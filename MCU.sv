==> flow/design.v <==
module MCU(
	input logic clk,reset,
	output logic [7:0] w_q
);
	logic load_mar, load_pc, load_ir, load_w, sel_alu, ram_en, sel_bus, reset_ir;
	logic btfsc_skip_bit, btfss_skip_bit, btfsc_btfss_skip_bit, aluout_zero;
	logic load_port_b, push, pop;
	logic [1:0] sel_RAM_mux; 
	logic [2:0] sel_bit, sel_pc;
	logic [4:0] op;
	logic [7:0] alu, ram_out, mux1_out, databus, RAM_mux, bcf_mux, bsf_mux, port_b_out;
	logic [10:0] pc_q, pc_next, mar_q, Stack_q, w_change, k_change;
	logic [13:0] Rom_out, ir_q;
	typedef enum {T0,T1,T2,T3,T4,T5,T6} state_t;
	state_t ps, ns;
	assign w_change = {3'b0, w_q} - 1;
	assign k_change = {ir_q[8], ir_q[8], ir_q[8:0]} - 1;
	always_comb
	begin
		unique case(sel_pc)
			3'b000: pc_next =  pc_q + 1;
			3'b001: pc_next = ir_q[10:0];
			3'b010: pc_next = Stack_q;
			3'b011: pc_next = pc_q + k_chang;
			3'b100: pc_next = pc_q + w_change;
		endcase
	end
	Stack Stack1(
		.clk(clk),
		.reset(reset),
		.stack_in(pc_q),
		.push(push),
		.pop(pop),
		.stack_out(Stack_q)
	);
	always_ff @(posedge clk)
	begin
		if(reset) pc_q <= #1 11'b0;
		else if (load_pc) pc_q <= #1 pc_next;
	end
	always_ff @(posedge clk)
	begin
		if(reset) mar_q <= #1 11'b0;
		else if (load_mar) mar_q <= #1 pc_q;
	end
	Program_Rom Program_Rom1(	
		.Rom_addr_in(mar_q),
		.Rom_data_out(Rom_out)
	);
	always_ff @(posedge clk)
	begin
		if(reset || reset_ir) ir_q <= #1 14'b0;
		else if (load_ir) ir_q <= #1 Rom_out;
	end
	always_comb
	begin
		unique case(op)
			4'h0: alu = mux1_out + w_q;
			4'h1: alu = mux1_out - w_q;
			4'h2: alu = mux1_out & w_q;
			4'h3: alu = mux1_out | w_q;
			4'h4: alu = mux1_out ^ w_q;
			4'h5: alu = mux1_out;
			4'h6: alu = mux1_out + 1;
			4'h7: alu = mux1_out - 1;
			4'h8: alu = 0;
			4'h9: alu = ~mux1_out;
			4'hA: alu = {mux1_out[7], mux1_out[7:1]};
			4'hB: alu = {mux1_out[6:0], 1'b0};
			4'hC: alu = {1'b0, mux1_out[7:1]};
			4'hD: alu = {mux1_out[6:0], mux1_out[7]};
			4'hE: alu = {mux1_out[0], mux1_out[7:1]};
			4'hF: alu = {mux1_out[3:0], mux1_out[7:4]};
		endcase
	end
	logic MOVELW, ADDLW, SUBLW, ANDLW, IORLW, XORLW;
	logic ADDWF, ANDWF, CLRF, CLRW, COMF, DECF, GOTO;
	logic INCF, IORWF, MOVF, MOVWF, SUBWF, XORWF;
	logic BCF, BSF, BTFSC, BTFSS, DECFSZ, INCFSZ;
	logic ASRF, LSLF, LSRF, RLF, RRF, SWAPF, CALL, RETURN;
	logic BRA, BRW, NOP;
	assign MOVELW = ir_q[13:8] == 6'h30;  
	assign ADDLW = ir_q[13:8] == 6'h3e;   
	assign SUBLW = ir_q[13:8] == 6'h3c;   
	assign ANDLW = ir_q[13:8] == 6'h39;   
	assign IORLW = ir_q[13:8] == 6'h38;   
	assign XORLW = ir_q[13:8] == 6'h3a;   
	assign ADDWF = ir_q[13:8] == 6'h07;   
	assign ANDWF = ir_q[13:8] == 6'h05;   
	assign CLRF = ir_q[13:7] == 7'b0000011;   
	assign CLRW = ir_q[13:2] == 12'b000001000000;   
	assign COMF = ir_q[13:8] == 6'h09;  
	assign DECF = ir_q[13:8] == 6'h03;   
	assign GOTO = ir_q[13:11] == 3'b101;   
	assign INCF = ir_q[13:8] == 6'h0a;   
	assign IORWF = ir_q[13:8] == 6'h04;   
	assign MOVF = ir_q[13:8] == 6'h08;   
	assign MOVWF = ir_q[13:7] == 7'b0000001;   
	assign SUBWF = ir_q[13:8] == 6'h02;   
	assign XORWF = ir_q[13:8] == 6'h06;   
	assign BCF = ir_q[13:10] == 4'b0100;
	assign BSF = ir_q[13:10] == 4'b0101;
	assign BTFSC = ir_q[13:10] == 4'b0110; 
	assign BTFSS = ir_q[13:10] == 4'b0111;
	assign DECFSZ = ir_q[13:8] == 6'h0b; 
	assign INCFSZ = ir_q[13:8] == 6'h0f;
	assign ASRF = ir_q[13:8] == 6'h37;    
	assign LSLF = ir_q[13:8] == 6'h35;    
	assign LSRF = ir_q[13:8] == 6'h36;    
	assign RLF = ir_q[13:8] == 6'h0d;     
	assign RRF = ir_q[13:8] == 6'h0c;     
	assign SWAPF = ir_q[13:8] == 6'h0e;   
	assign CALL = ir_q[13:11] == 3'b100;  
	assign RETURN = ir_q[13:0] == 14'b00000000001000;  
	assign BRA = ir_q[13:9] == 5'b11001;  
	assign BRW = ir_q == 14'b00000000001011;  
	assign NOP = ir_q == 14'b00000000000000;  
	assign btfsc_skip_bit = ram_out[sel_bit] == 0;
	assign btfss_skip_bit = ram_out[sel_bit] == 1;
	assign btfsc_btfss_skip_bit = (BTFSC&btfsc_skip_bit)|(BTFSS&btfss_skip_bit);
	single_port_ram_128x8 single_port_ram_128x8(
		.data(databus),
		.addr(ir_q[6:0]),
		.ram_en(ram_en),
		.clk(clk),
		.q(ram_out)
	);
	assign mux1_out = sel_alu ? RAM_mux : ir_q[7:0];
	assign databus = sel_bus ? w_q : alu;
	assign sel_bit = ir_q[9:7];
	assign aluout_zero = (alu == 0)? 1'b1: 1'b0;
	always_comb
	begin
		unique case(sel_RAM_mux)
			0: RAM_mux = ram_out;
			1: RAM_mux = bcf_mux;
			2: RAM_mux = bsf_mux;	
		endcase
	end
	always_comb
	begin
		case(sel_bit)
			3'b000: bcf_mux = ram_out & 8'b1111_1110;
			3'b001: bcf_mux = ram_out & 8'b1111_1101;
			3'b010: bcf_mux = ram_out & 8'b1111_1011;
			3'b011: bcf_mux = ram_out & 8'b1111_0111;
			3'b100: bcf_mux = ram_out & 8'b1110_1111;
			3'b101: bcf_mux = ram_out & 8'b1101_1111;
			3'b110: bcf_mux = ram_out & 8'b1011_1111;
			3'b111: bcf_mux = ram_out & 8'b0111_1111;
		endcase
	end
	always_comb
	begin
		case(sel_bit)
			3'b000: bsf_mux = ram_out | 8'b0000_0001;
			3'b001: bsf_mux = ram_out | 8'b0000_0010;
			3'b010: bsf_mux = ram_out | 8'b0000_0100;
			3'b011: bsf_mux = ram_out | 8'b0000_1000;
			3'b100: bsf_mux = ram_out | 8'b0001_0000;
			3'b101: bsf_mux = ram_out | 8'b0010_0000;
			3'b110: bsf_mux = ram_out | 8'b0100_0000;
			3'b111: bsf_mux = ram_out | 8'b1000_0000;
		endcase
	end	
	always_ff @(posedge clk) begin
		if(reset) port_b_out <= 0;
		else if(load_port_b) port_b_out <= #1 databus;
	end
	assign addr_port_b = (ir_q[6:0] == 7'h0d);
	always_ff @(posedge clk) begin
		if(load_w) w_q <= #1 alu;
	end
	always_ff @(posedge clk)
	begin
		if(reset) ps <= T0;
		else ps <= ns;
	end
	always_comb
	begin	
		ns = T0;
		load_mar = 0;
		load_pc = 0;
		load_ir = 0;
		op = 0;
		load_w = 0;
		sel_pc = 0;
		sel_alu = 0;
		ram_en = 0;
		sel_bus = 0;
		sel_RAM_mux = 0;
		load_port_b = 0;
		push = 0;
		pop = 0;
		reset_ir = 0;
		case(ps)
			T0:
			begin 
				ns = T1;
			end
			T1:
			begin 
				load_mar = 1;
				load_pc = 1;
				ns = T2;
			end
			T2:
			begin 
				ns = T3;
			end
			T3:
			begin 
				load_ir = 1;
				ns = T4;
			end
			T4:
			begin 
				if(MOVELW) 
					begin
						op = 5;
						load_w = 1;
					end
				else if(ADDLW)
					begin
						op = 0;
						load_w = 1;
					end
				else if(SUBLW)
					begin
						op = 1;
						load_w = 1;
					end	
				else if(ANDLW)
					begin
						op = 2;
						load_w = 1;
					end		
				else if(IORLW)
					begin
						op = 3;
						load_w = 1;
					end	
				else if(XORLW)
					begin
						op = 4;
						load_w = 1;
					end	
				else if(ADDWF)
					begin
						op = 0;
						sel_alu = 1;
						if(ir_q[7])
							ram_en = 1;
						else
							load_w = 1;
					end
				else if(ANDWF)
					begin
						op = 2;
						sel_alu = 1;
						if(ir_q[7])
							ram_en = 1;
						else
							load_w = 1;
					end	
				else if(CLRF)
					begin
						op = 8;
						ram_en = 1;
					end
				else if(CLRW)
					begin
						op = 8;
						load_w = 1;
					end
				else if(COMF)
					begin
						op = 9;
						sel_alu = 1;
						if(ir_q[7])
							ram_en = 1;
						else
							load_w = 1;
					end	
				else if(DECF)
					begin
						op = 7;
						sel_alu = 1;
						if(ir_q[7])
							ram_en = 1;
						else
							load_w = 1;
					end
				else if(INCF)
					begin
						op = 6;
						sel_alu = 1;
						if(ir_q[7])
							begin
								ram_en = 1;
								sel_bus = 0;
							end
						else
							load_w = 1;
					end
				else if(IORWF)
					begin
						op = 3;
						sel_alu = 1;
						if(ir_q[7])
							begin
								ram_en = 1;
								sel_bus = 0;
							end
						else
							load_w = 1;
					end		
				else if(MOVF)
					begin
						op = 5;
						sel_alu = 1;
						if(ir_q[7])
							begin
								ram_en = 1;
								sel_bus = 0;
							end
						else
							load_w = 1;
					end	
				else if(MOVWF)
					begin
						sel_bus = 1;
						if(addr_port_b)
							load_port_b = 1;
						else
							ram_en = 1;
					end	
				else if(SUBWF)
					begin
						op = 1;
						sel_alu = 1;
						if(ir_q[7])
							begin
								ram_en = 1;
								sel_bus = 0;
							end
						else
							load_w = 1;
					end	
				else if(XORWF)
					begin
						op = 4;
						sel_alu = 1;
						if(ir_q[7])
							begin
								ram_en = 1;
								sel_bus = 0;
							end
						else
							load_w = 1;
					end	
				else if(BCF)
					begin
						sel_alu = 1;
						sel_RAM_mux = 1;
						op = 5;
						sel_bus = 0;
						ram_en = 1;					
					end		
				else if(BSF)
					begin
						sel_alu = 1;
						sel_RAM_mux = 2;
						op = 5;
						sel_bus = 0;
						ram_en = 1;					
					end	
				else if(ASRF)
					begin
						sel_alu = 1;
						sel_RAM_mux = 0;
						op = 4'hA;
						if(ir_q[7])
							begin
								sel_bus = 0;
								ram_en = 1;
							end	
						else
							load_w = 1;
					end
				else if(LSLF)
					begin
						sel_alu = 1;
						sel_RAM_mux = 0;
						op = 4'hB;
						if(ir_q[7])
							begin
								sel_bus = 0;
								ram_en = 1;
							end	
						else
							load_w = 1;
					end	
				else if(LSRF)
					begin
						sel_alu = 1;
						sel_RAM_mux = 0;
						op = 4'hC;
						if(ir_q[7])
							begin
								sel_bus = 0;
								ram_en = 1;
							end	
						else
							load_w = 1;
					end
				else if(RLF)
					begin
						sel_alu = 1;
						sel_RAM_mux = 0;
						op = 4'hD;
						if(ir_q[7])
							begin
								sel_bus = 0;
								ram_en = 1;
							end	
						else
							load_w = 1;
					end	
				else if(RRF)
					begin
						sel_alu = 1;
						sel_RAM_mux = 0;
						op = 4'hE;
						if(ir_q[7])
							begin
								sel_bus = 0;
								ram_en = 1;
							end	
						else
							load_w = 1;
					end	
				else if(SWAPF)
					begin
						sel_alu = 1;
						sel_RAM_mux = 0;
						op = 4'hF;
						if(ir_q[7])
							begin
								sel_bus = 0;
								ram_en = 1;
							end	
						else
							load_w = 1;
					end		
				else if(NOP)
					begin
					end
				else if(CALL)
					begin
						push = 1;
					end
				load_mar = 1;
				load_pc = 1;
				ns = T5;
			end
			T5:	
			begin
				if(GOTO)
					begin
						sel_pc = 1;
						load_pc = 1;
					end
				else if(CALL)
					begin
						sel_pc = 1;
						load_pc = 1;				
					end
				else if(RETURN)
					begin
						sel_pc = 2;
						load_pc = 1;
						pop = 1;
					end
				else if(BRA)
					begin
						load_pc = 1;
						sel_pc = 3;
					end
				else if(BRW)
					begin
						load_pc = 1;
						sel_pc = 4;
					end
				ns = T6;
			end
			T6:
			begin
				if(GOTO)
					begin
						reset_ir = 1;
					end
				else if(CALL)
					begin
						reset_ir = 1;
					end
				else if(RETURN)
					begin
						reset_ir = 1;
					end
				else if(DECFSZ)
					begin
						sel_alu = 1;
						op = 7;
						if(ir_q[7])
							begin
								ram_en = 1;
								sel_bus = 0;
							end
						else
							load_w = 1;
						if(aluout_zero == 1)
							begin
								reset_ir = 1;
							end
					end
				else if(INCFSZ)
					begin
						sel_alu = 1;
						op = 6;
						if(ir_q[7])
							begin
								ram_en = 1;
								sel_bus = 0;
							end
						else
							load_w = 1;
						if(aluout_zero == 1)
							begin
								reset_ir = 1;
							end
					end
				else if(BTFSC)
					begin
						if(btfsc_btfss_skip_bit == 1)
							begin
								reset_ir = 1;
							end	
					end
				else if(BTFSS)
					begin
						if(btfsc_btfss_skip_bit == 1)
							begin
								reset_ir = 1;
							end	
					end
				else if(BRA)
					begin
						reset_ir = 1;
					end
				else if(BRW)
					begin
						reset_ir = 1;
					end
				load_ir = 1;
				ns = T4;
			end				
		endcase
	end
endmodule
module Program_Rom(
	output logic [13:0] Rom_data_out, 
	input [10:0] Rom_addr_in
);
    logic [13:0] data;
    always_comb
        begin
            case (Rom_addr_in)
                10'h0 : data = 14'h0103;
                10'h1 : data = 14'h01A5;
                10'h2 : data = 14'h3001;
                10'h3 : data = 14'h3E02;
                10'h4 : data = 14'h3C03;
                10'h5 : data = 14'h300A;
                10'h6 : data = 14'h00A5;
                10'h7 : data = 14'h0AA5;
                10'h8 : data = 14'h0225;
                10'h9 : data = 14'h11A5;
                10'ha : data = 14'h19A5;
                10'hb : data = 14'h18A5;
                10'hc : data = 14'h000B;
                10'hd : data = 14'h0000;
                10'he : data = 14'h35A5;
                10'hf : data = 14'h3625;
                10'h10 : data = 14'h2800;
                10'h11 : data = 14'h3400;
                10'h12 : data = 14'h3400;
                default: data = 14'h0;   
            endcase
        end
     assign Rom_data_out = data;
endmodule
module Stack(
	input clk,
	input reset,
	input [10:0] stack_in,
	input push,
	input pop,
	output logic [10:0] stack_out
);
	logic [3:0] stk_ptr;
	logic [10:0] stack [15:0];
	logic [3:0] stk_index;
	assign stk_index = stk_ptr + 1;
	assign stack_out = stack[stk_ptr];
	always_ff @(posedge clk)
	begin
		if(reset)
			stk_ptr <= 4'b1111;
		else if(push)
		begin
			stack[stk_index] <= stack_in;
			stk_ptr <= stk_ptr + 1;
		end
		else if (pop)
			stk_ptr <= stk_ptr - 1;
	end
endmodule
module single_port_ram_128x8(
	input [7:0]data,
	input [6:0]addr,
	input ram_en,
	input clk,
	output logic [7:0] q
);
	logic [7:0] ram[127:0];
	always_ff @(posedge clk)
	begin
		if (ram_en)
			ram[addr] <= data;
	end
	assign q = ram[addr];
endmodule
Tool chain data of MCU
What the tools print for MCU, step after step.
Line numbers count from 1 in the design file above.
Operators carry their Yosys type and port widths (W data, S select, Z words).
Library cell names are shortened.
{ "inputs": {"top_module": "MCU", "clock": "clk", "cell_library": "sky130hd", "lib_corner": "tt_025C_1v80"} }

Word level
Source: Yosys, flattened and elaborated, memories not mapped. Widths are those after wreduce. Print and check cells do not count. Equal cells are merged and count once.
Yosys's memory passes give these memory sizes; they may raise the number of words (mostly to a power of two), join words into wider ones and drop unused or constant bits.
{ "word_totals": {"reg_bits": 80, "ram_bits": 1200, "rom_bits": 384, "clocked_rd_ports_x_width": 31, "memories": 3, "in_bits": 2} }
{ "classes": {"add_sub_neg": 10, "equal": 70, "shifts": 1, "muxes": 253, "logic": 8, "n_reduce_logical": 12} }
{ "mem_list": {"columns": ["memory", "size", "width", "rd", "wr", "line_no", "source"], "rows": [
  ["single_port_ram_128x8.ram", 128, 8, 1, 1, 636, "logic [7:0] ram[127:0];"],
  ["(no name shown)", 32, 12, 1, 0, 578, "case (Rom_addr_in)"],
  ["Stack1.stack", 16, 11, 1, 1, 612, "logic [10:0] stack [15:0];"]
]} }
{ "op_table": {"columns": ["operator", "n"], "rows": [
  ["$mux W1", 167],
  ["$pmux W8 S16", 1],
  ["$pmux W8 S8", 2],
  ["$mux W4", 32],
  ["$eq A32 B3 Y1 const B", 3],
  ["$eq A32 B2 Y1 const B", 2],
  ["$pmux W11 S5", 1],
  ["$eq A6 B6 Y1 const B", 9],
  ["$eq A6 B4 Y1 const B", 8],
  ["$mux W2", 21],
  ["$mux W3", 11],
  ["$eq A32 B1 Y1 const B", 1],
  ["$logic_not A32 Y1", 1],
  ["$eq A4 B3 Y1 const B", 8],
  ["$eq A4 B4 Y1 const B", 8],
  ["$eq A14 B4 Y1 const B", 2],
  ["$eq A6 B3 Y1 const B", 4],
  ["$pmux W8 S3", 1],
  ["$mux W8", 3],
  ["$mux W11", 2],
  ["$eq A3 B3 Y1 const B", 7],
  ["$mux W7", 3],
  ["$pmux W3 S6", 1],
  ["$logic_not A14 Y1", 1],
  ["$mux W14", 1],
  ["$eq A12 B7 Y1 const B", 1],
  ["$eq A3 B2 Y1 const B", 4],
  ["$eq A6 B2 Y1 const B", 2]
]} }
Other operator kinds: 38; their cells: 47.

Depth
Longest topological path by Yosys (ltp), each cell counted once; first at word level (registers and memories cut), then after technology mapping (sequential cells cut; the memories' decode and read muxes count).
{ "depth": {"depth_word": 42, "abc_area": 0, "ltp_mapped": 28, "ltp_nobuf": 24} }

Mapped cells and area
The flow's flattened synthesis, as Yosys stat reports it; memories are mapped. The netlist is that of the ABC_AREA named above (0 if unset); the other value can give another one.
Totals and module areas in this step are rounded.
{ "by_type": {"columns": ["cell", "n", "type_area_um2"], "rows": [
  ["edfxtp_1", 312, 9.37E+03],
  ["mux4_2", 85, 1.91E+03],
  ["dfxtp_1", 63, 1261.21],
  ["ha_1", 52, 650.624],
  ["nand2_1", 92, 345.331],
  ["nor2_1", 90, 337.824],
  ["a21oi_1", 57, 285.274],
  ["o21ai_0", 51, 255.245],
  ["nand3_1", 42, 210.202],
  ["inv_1", 50, 187.68],
  ["clkbuf_1", 45, 168.912],
  ["a211oi_1", 22, 165.158],
  ["nor3_1", 32, 160.154],
  ["mux4_1", 5, 131.376],
  ["mux2i_1", 13, 130.125],
  ["nand2b_1", 17, 106.352],
  ["a21oi_2", 12, 105.101],
  ["xnor2_1", 11, 96.342]
]} }
Not listed: further types 80, cells in them 308.
{ "mapped": {"mapped_cells": 1359, "area_um2": 18300, "ff_cells": 375} }
By module: a second synthesis without flattening, with its own total; a netlist apart from the flattened one above.
{ "hier_totals": {"hier_cells": 3570, "area_unflattened_um2": 53200} }
Each row is one instance without its submodules.
{ "by_module": {"columns": ["mod", "instances", "cells", "mod_area_um2"], "rows": [
  ["single_port_ram_128x8", 1, 2459, 40300],
  ["Stack", 1, 341, 7230],
  ["MCU", 1, 704, 5220],
  ["Program_Rom", 1, 66, 479]
]} }

Timing after synthesis
Path of least setup slack by OpenSTA after synthesis, without wires, with an ideal clock, recovery checks aside; 20% of the period is set as input and as output delay. Where synthesis merged equal registers, the netlist keeps one of their names.
{ "synth_timing": {"path_kind": "reg2reg", "start": "register ir_q[10]", "end": "memory single_port_ram_128x8.ram[0][5]", "period_ps": 5080, "setup_time_ps": 330, "arrival_ps": 4842, "required_time_ps": 4750, "slack_ps": -93, "delay_ps": 5172, "path_stages": 21, "n_path_buf": 3, "synth_period_reached_ps": 5173} }
"delay_ps" = arrival - input delay + setup time.
"path_stages": output pins that drive a net of the path, with the launching flip-flop's if there is one; two outputs of one cell count as two.
"synth_period_reached_ps" = period - worst setup slack (recovery checks aside). The figure is calculated, with input and output delays left at 20% of the set period.
Between the ends stands the longest chain of elaborated cells between them, by number of cells; it is not shown to be the way that was timed. Of several equally long chains one is given.
A line is the first line of the expression or statement that the cell stems from. Yosys adds cells for indexed reads and writes and turns some case tables into memories.
Ways into the end's enable are left out, as the timed path ends at the data pin.
{ "synth_between": {"path_cell_list": "dfxtp_1 > buf_2 > buf_2 > buf_2 > nor4b_1 > o21ai_0 > o21a_1 > a21oi_2 > nor2_1 > a221oi_1 > inv_1 > a211oi_1 > ha_1 > nor2b_1 > o21ai_0 > a21boi_0 > o21ai_0 > a21boi_0 > o21ai_0 > o31ai_2 > o21ai_0", "elab_chain_len": 33} }
{ "synth_rtl": {"columns": ["item", "line_no", "source"], "rows": [
  ["start: declaration", 13, "logic [13:0] Rom_out, ir_q;"],
  ["start: assignment", 52, "if(reset || reset_ir) ir_q <= #1 14'b0;"],
  ["start: assignment", 53, "else if (load_ir) ir_q <= #1 Rom_out;"],
  ["$eq A6 B4 Y1", 112, "assign SWAPF = ir_q[13:8] == 6'h0e;"],
  ["$mux W1", 443, "else if(SWAPF)"],
  ["$mux W1", 430, "else if(RRF)"],
  ["$mux W1", 417, "else if(RLF)"],
  ["$mux W1", 404, "else if(LSRF)"],
  ["$mux W1", 391, "else if(LSLF)"],
  ["$mux W1", 378, "else if(ASRF)"],
  ["[19 not listed]", null, null],
  ["$mux W1", 218, "if(MOVELW)"],
  ["$pmux W1 S2", 196, "case(ps)"],
  ["$mux W8", 128, "assign mux1_out = sel_alu ? RAM_mux : ir_q[7:0];"],
  ["$sub A8 B1 Y8", 65, "4'h7: alu = mux1_out - 1;"],
  ["$pmux W8 S16", 57, "unique case(op)"],
  ["$mux W8", 129, "assign databus = sel_bus ? w_q : alu;"],
  ["$mux W8", 639, "if (ram_en)"],
  ["end: declaration", 636, "logic [7:0] ram[127:0];"]
]} }

Worst path after layout
From the final timing report of run B: the path of least setup slack in the routed layout; clock arrival at registers is part of the times.
The path's times are printed in steps of 10 ps; the period is the one set.
{ "layout_timing": {"path_kind": "reg2reg", "start": "register ir_q[11]", "end": "register (name not given)", "period_ps": 4010, "setup_time_ps": 110, "arrival_ps": 4960, "required_time_ps": 4460, "slack_ps": -500, "path_stages": 26, "n_path_buf": 8} }
{ "layout_between": {"path_cell_list": "dfxtp_4 > buf_6 > a21boi_4 > a22oi_2 > nor2_2 > nand2_1 > or3_4 > buf_4 > inv_4 > ha_4 > buf_6 > buf_4 > o21a_1 > nor2_4 > o31a_4 > buf_4 > buf_6 > ha_4 > nand3_4 > o221ai_4 > o41ai_4 > o2111ai_2 > o41ai_4 > buf_4 > buf_6 > a21oi_2"} }
{ "layout_rtl": {"columns": ["item", "line_no", "source"], "rows": [
  ["start: declaration", 13, "logic [13:0] Rom_out, ir_q;"],
  ["start: assignment", 52, "if(reset || reset_ir) ir_q <= #1 14'b0;"],
  ["start: assignment", 53, "else if (load_ir) ir_q <= #1 Rom_out;"]
]} }
Chain of elaborated cells between the ends: none given.

# Flow runs of MCU

Top module MCU; platform sky130hd; tools Yosys and OpenROAD; 2 stored runs in no particular order. Input and output delays are each 20% of the period that was set; the output load is 0.01 pF.
"timing.achieved_period_ps": clock period set for the run, less the worst setup slack. It is reckoned from that one timing run; input and output delays stay at 20% of the period that was set.
"power_uw" is the tool's figure for a default switching activity; nothing was simulated.
The results are shown rounded.
[
  {
    "run": "run A",
    "settings": { "period_ns": 7.91, "CORE_UTILIZATION": 61, "CELL_PAD_IN_SITES_GLOBAL_PLACEMENT": 1, "CELL_PAD_IN_SITES_DETAIL_PLACEMENT": 2, "TNS_END_PERCENT": 65, "GPL_TIMING_DRIVEN": 0, "SLEW_MARGIN": 35, "MIN_ROUTING_LAYER": "met1", "MAX_ROUTING_LAYER": "met4", "CAP_MARGIN": 20, "CORE_MARGIN": 2 },
    "outcome": "no results, placement failed with DPL-0033"
  },
  {
    "run": "run B",
    "settings": { "period_ns": 4.01, "CAP_MARGIN": 20, "CORE_MARGIN": 2, "CORE_UTILIZATION": 40, "SLEW_MARGIN": 20 },
    "results": { "worstSetupSlack_ps": -504, "yosys_chip_area_um2": 18300, "setup_tns_ps": -27300, "final_cell_area_um2": 23800, "hold_worst_slack_ps": 441, "design.die.area_um2": 47400, "power_uw": 8130, "timing.achieved_period_ps": 4514 }
  }
]
